==> flow/design.v <==
`default_nettype none
module three_phase_modulator #(
	parameter pwm_period_width = 16
)(
	input wire aclk, 
	input wire resetn, 
	input wire signed [pwm_period_width-1:0] pwm_period,  
	input wire signed [pwm_period_width-1:0] mod_a,  
	input wire signed [pwm_period_width-1:0] mod_b,  
	input wire signed [pwm_period_width-1:0] mod_c,  
	output reg pwm_a,  
	output reg pwm_b,  
	output reg pwm_c  
);
	reg signed [pwm_period_width-1:0] carrier;  
	reg signed up;  
	always @(posedge aclk)
		if (!resetn)
			up <= 1'b1;
		else
			if (up && (carrier >= pwm_period))
				up <= 1'b0;
			else if (!up && (carrier <= -pwm_period))
				up <= 1'b1;
			else 
				up <= up;
	always @(posedge aclk)
		if (!resetn)
			carrier <= 0;
		else 
			carrier <= up? carrier + 1: carrier - 1;
	always @(posedge aclk)
		if (!resetn)
			pwm_a <= 1'b0;
		else 
			pwm_a <= ($signed(mod_a > carrier))? 1'b1: 1'b0;
	always @(posedge aclk)
		if (!resetn)
			pwm_b <= 1'b0;
		else 
			pwm_b <= ($signed(mod_b > carrier))? 1'b1: 1'b0;
	always @(posedge aclk)
		if (!resetn)
			pwm_c <= 1'b0;
		else 
			pwm_c <= ($signed(mod_c > carrier))? 1'b1: 1'b0;
endmodule
=== Step by step through the tools: three_phase_modulator ===
What the tools print for three_phase_modulator, step after step.
Lines are those of the file above, counted from 1.
Operators carry their Yosys type and port widths (W data, S select, Z words).
Cell names lack the library's common part.
A cell with - has no value.

* Design top: three_phase_modulator
* Clock port: aclk
* Library: sky130hd
* Corner: tt_025C_1v80

=== Elaborated design ===
Counts by Yosys on the flattened word-level netlist (proc, flatten, opt, wreduce; memories kept). Register bits leave out memories and registers merged into their read ports (data or address). Print and check cells are left out. Cells with the same type and inputs are merged into one.

* Add/sub/neg operators: 3
* Magnitude comparators: 5
* Reductions and logical operators: 4
* Mux-type cells: 6

{| class="wikitable"
|+ Operator list
! kind !! number
|-
| $gt A16 B16 Y1 || 3
|-
| $ge A16 B16 Y1 || 1
|-
| $le A16 B16 Y1 || 1
|-
| $add A16 B2 Y16 const B || 1
|-
| $sub A16 B2 Y16 const B || 1
|-
| $neg A16 Y16 || 1
|-
| $mux W16 || 1
|-
| $mux W1 || 5
|-
| $logic_and A1 B1 Y1 || 2
|-
| $reduce_bool A2 Y1 || 1
|-
| $logic_not A1 Y1 || 1
|}

* Input port bits: 66
* Register bits after elaboration: 20
* Elaborated cells: 23
* Output and inout bits: 3

=== Depth ===
Yosys ltp: most cells in a row. Word level: on the elaborated netlist, between registers, memories and ports. Mapped: between sequential cells and ports; inverters and the memories' decode and read muxes count.

* Depth after elaboration: 5
* ABC_AREA: 0
* Mapped depth: 13
* Depth with buffers taken out: 13

=== Netlist ===
Yosys stat after the flow's synthesis: flattened, memories mapped to cells. It holds for the ABC_AREA given above (unset counts as 0); a run with the other value may have another netlist.

{| class="wikitable"
|+ Cells by type
! cell !! number !! area in all (µm²)
|-
| ha_1 || 94 || 1.18E+03
|-
| dfxtp_1 || 20 || 400.384
|-
| a21oi_1 || 35 || 175.168
|-
| xnor2_1 || 18 || 157.651
|-
| inv_1 || 41 || 153.898
|-
| a21o_1 || 20 || 150.144
|-
| nand4_1 || 21 || 131.376
|-
| o21ai_0 || 16 || 80.077
|-
| and2_1 || 11 || 68.816
|-
| nand2_1 || 17 || 63.811
|-
| nor2_1 || 15 || 56.304
|-
| nor2b_1 || 8 || 50.048
|-
| xor2_1 || 5 || 43.792
|-
| nor3_1 || 8 || 40.038
|-
| o211ai_1 || 5 || 37.536
|-
| nand3_1 || 7 || 35.034
|-
| nand2b_1 || 5 || 31.28
|-
| or3_1 || 5 || 31.28
|}

Other cell types: 28; their cells: 44.

* Area of sequential cells: 400.4 µm²
* Mapped area: 3,248.1 µm²
* Flip-flop cells: 20
* Cell count: 395
* Buffer cells: 2

=== Timing after synthesis ===
Source: OpenSTA report_checks on the synthesized netlist (no wires, ideal clock, input and output delay 20% of the period each), path of least setup slack; recovery checks are left aside. Register names are those of the netlist, which keeps one name where synthesis merged equal registers.

* Path kind: input-to-reg
* Start point: input pwm_period[4]
* End point: register up
* Launch time at the first pin: 0.534 ns
* Path delay: 2.163 ns
* Data arrival time: 2.568 ns
* Period: 2.67 ns
* Buffers on the path: 0
* External input delay: 0.534 ns
* Library setup time: 0.129 ns
* Slack: -0.026 ns
* Stages on the path: 12
* Data required time: 2.541 ns
* Synthesis period reached: 2.696 ns

"path delay" = arrival - input delay + setup time.
"stages on the path" counts driving pins, that of a launching flip-flop among them; a cell with two outputs on the path counts twice.
"synthesis period reached" is the clock period less the worst setup slack; recovery checks do not enter. This is arithmetic on one report: input and output delays are still those of the set period (20% each).
Between the ends stands the longest chain of elaborated cells between them, by number of cells; it is not shown to be the way that was timed. Of several equally long chains one is given.
A line is the first line of the expression or statement that the cell stems from. Yosys adds cells for indexed reads and writes and turns some case tables into memories.
A register here has more assigning lines than the two given.

* Path through: nor3_2 -> nand3_1 -> or3_1 -> nor4_2 -> xnor2_1 -> ha_1 -> nand4_1 -> nor2_1 -> o22ai_1 -> mux2i_1 -> nor4b_1 -> a31oi_1
* Length of the longest elaborated chain: 5
* Elaborated cells on any way between the ends: 8
* RTL lines with such cells: 2
* Those cells by class: add/sub: 1; compare: 2; mux: 2; reduce/logical: 3

{| class="wikitable"
|+ Ends and longest elaborated chain, after synthesis
! what !! line !! RTL
|-
| start, declared || 7 || <nowiki>input wire signed [pwm_period_width-1:0] pwm_period,</nowiki>
|-
| $neg A16 Y16 || 23 || <nowiki>else if (!up && (carrier <= -pwm_period))</nowiki>
|-
| $le A16 B16 Y1 || 23 ||
|-
| $logic_and A1 B1 Y1 || 23 ||
|-
| $mux W1 || 23 ||
|-
| $mux W1 || 21 || <nowiki>if (up && (carrier >= pwm_period))</nowiki>
|-
| end, assigned || 22 || <nowiki>up <= 1'b0;</nowiki>
|-
| end, assigned || 26 || <nowiki>up <= up;</nowiki>
|-
| end, declared || 16 || <nowiki>reg signed up;</nowiki>
|}

=== Timing after layout ===
From the final timing report of flow run A: the path of least setup slack in the routed layout; clock arrival at registers is part of the times.

* Path kind: input-to-reg
* Start point: input pwm_period[0]
* End point: register up
* Period: 3.01 ns
* Data required time: 3.14 ns
* External input delay: 0.60 ns
* Launch time at the first pin: 0.60 ns
* Stages on the path: 15
* Slack: -0.04 ns
* Buffers on the path: 2
* Library setup time: 0.14 ns
* Data arrival time: 3.18 ns

Between the ends stands the longest chain of elaborated cells between them, by number of cells; it is not shown to be the way that was timed. Of several equally long chains one is given.
A register here has more assigning lines than the two given.

* Path through: clkdlybuf4s50_1 -> inv_2 -> ha_1 -> nand2_1 -> or3_4 -> buf_4 -> xnor2_1 -> ha_1 -> nand2_1 -> nor2_1 -> a211oi_1 -> o211ai_1 -> mux2i_1 -> nor4b_1 -> a31oi_1
* Length of the longest elaborated chain: 5
* Elaborated cells on any way between the ends: 8
* RTL lines with such cells: 2
* Those cells by class: add/sub: 1; compare: 2; mux: 2; reduce/logical: 3

{| class="wikitable"
|+ Ends and longest elaborated chain, post-layout
! what !! line !! RTL
|-
| start, declared || 7 || <nowiki>input wire signed [pwm_period_width-1:0] pwm_period,</nowiki>
|-
| $neg A16 Y16 || 23 || <nowiki>else if (!up && (carrier <= -pwm_period))</nowiki>
|-
| $le A16 B16 Y1 || 23 ||
|-
| $logic_and A1 B1 Y1 || 23 ||
|-
| $mux W1 || 23 ||
|-
| $mux W1 || 21 || <nowiki>if (up && (carrier >= pwm_period))</nowiki>
|-
| end, assigned || 22 || <nowiki>up <= 1'b0;</nowiki>
|-
| end, assigned || 26 || <nowiki>up <= up;</nowiki>
|-
| end, declared || 16 || <nowiki>reg signed up;</nowiki>
|}

Data sheet: physical implementation of three_phase_modulator

Below are 2 stored runs of the flow (Yosys, OpenROAD; platform sky130hd) on three_phase_modulator, each with its settings and what was measured, unordered. Constraints: input delay and output delay 20% of the set period each, output load 0.01 pF.
"achieved clock period" is the run's clock period less its worst setup slack. It is reckoned from that one timing run; input and output delays stay at 20% of the period that was set.

=== Flow run A ===
{| class="wikitable"
! Setting !! Value
|-
| period_ns || 3.01
|-
| CORE_UTILIZATION || 29
|-
| SETUP_SLACK_MARGIN || -0.2
|-
| PLACE_DENSITY_LB_ADDON || 0.02
|-
| CORE_ASPECT_RATIO || 1.27
|-
| CELL_PAD_IN_SITES_GLOBAL_PLACEMENT || 1
|-
| GPL_ROUTABILITY_DRIVEN || 1
|-
| CAP_MARGIN || 10
|-
| SLEW_MARGIN || 25
|-
| MAX_ROUTING_LAYER || met4
|-
| CORE_MARGIN || 2
|-
! Result !! Value
|-
| Chip area in the Yosys report || 3,248.1 µm²
|-
| Die outline area || 12,068.9 µm²
|-
| Area of the standard cells in the finished layout || 4,499.3 µm²
|-
| Worst setup slack after layout || -0.040 ns
|-
| Setup total negative slack || -0.040 ns
|-
| Worst hold slack after layout || 0.536 ns
|-
| Achieved clock period || 3.050 ns
|}

=== Flow run B ===
{| class="wikitable"
! Setting !! Value
|-
| period_ns || 3.03
|-
| CORE_UTILIZATION || 67
|-
| CAP_MARGIN || 20
|-
| CORE_MARGIN || 2
|-
| SLEW_MARGIN || 20
|-
! Result !! Value
|-
| Chip area in the Yosys report || 3,248.1 µm²
|-
| Die outline area || 5,420.6 µm²
|-
| Area of the standard cells in the finished layout || 4,377.9 µm²
|-
| Worst setup slack after layout || -0.217 ns
|-
| Setup total negative slack || -0.217 ns
|-
| Worst hold slack after layout || 0.537 ns
|-
| Achieved clock period || 3.247 ns
|}
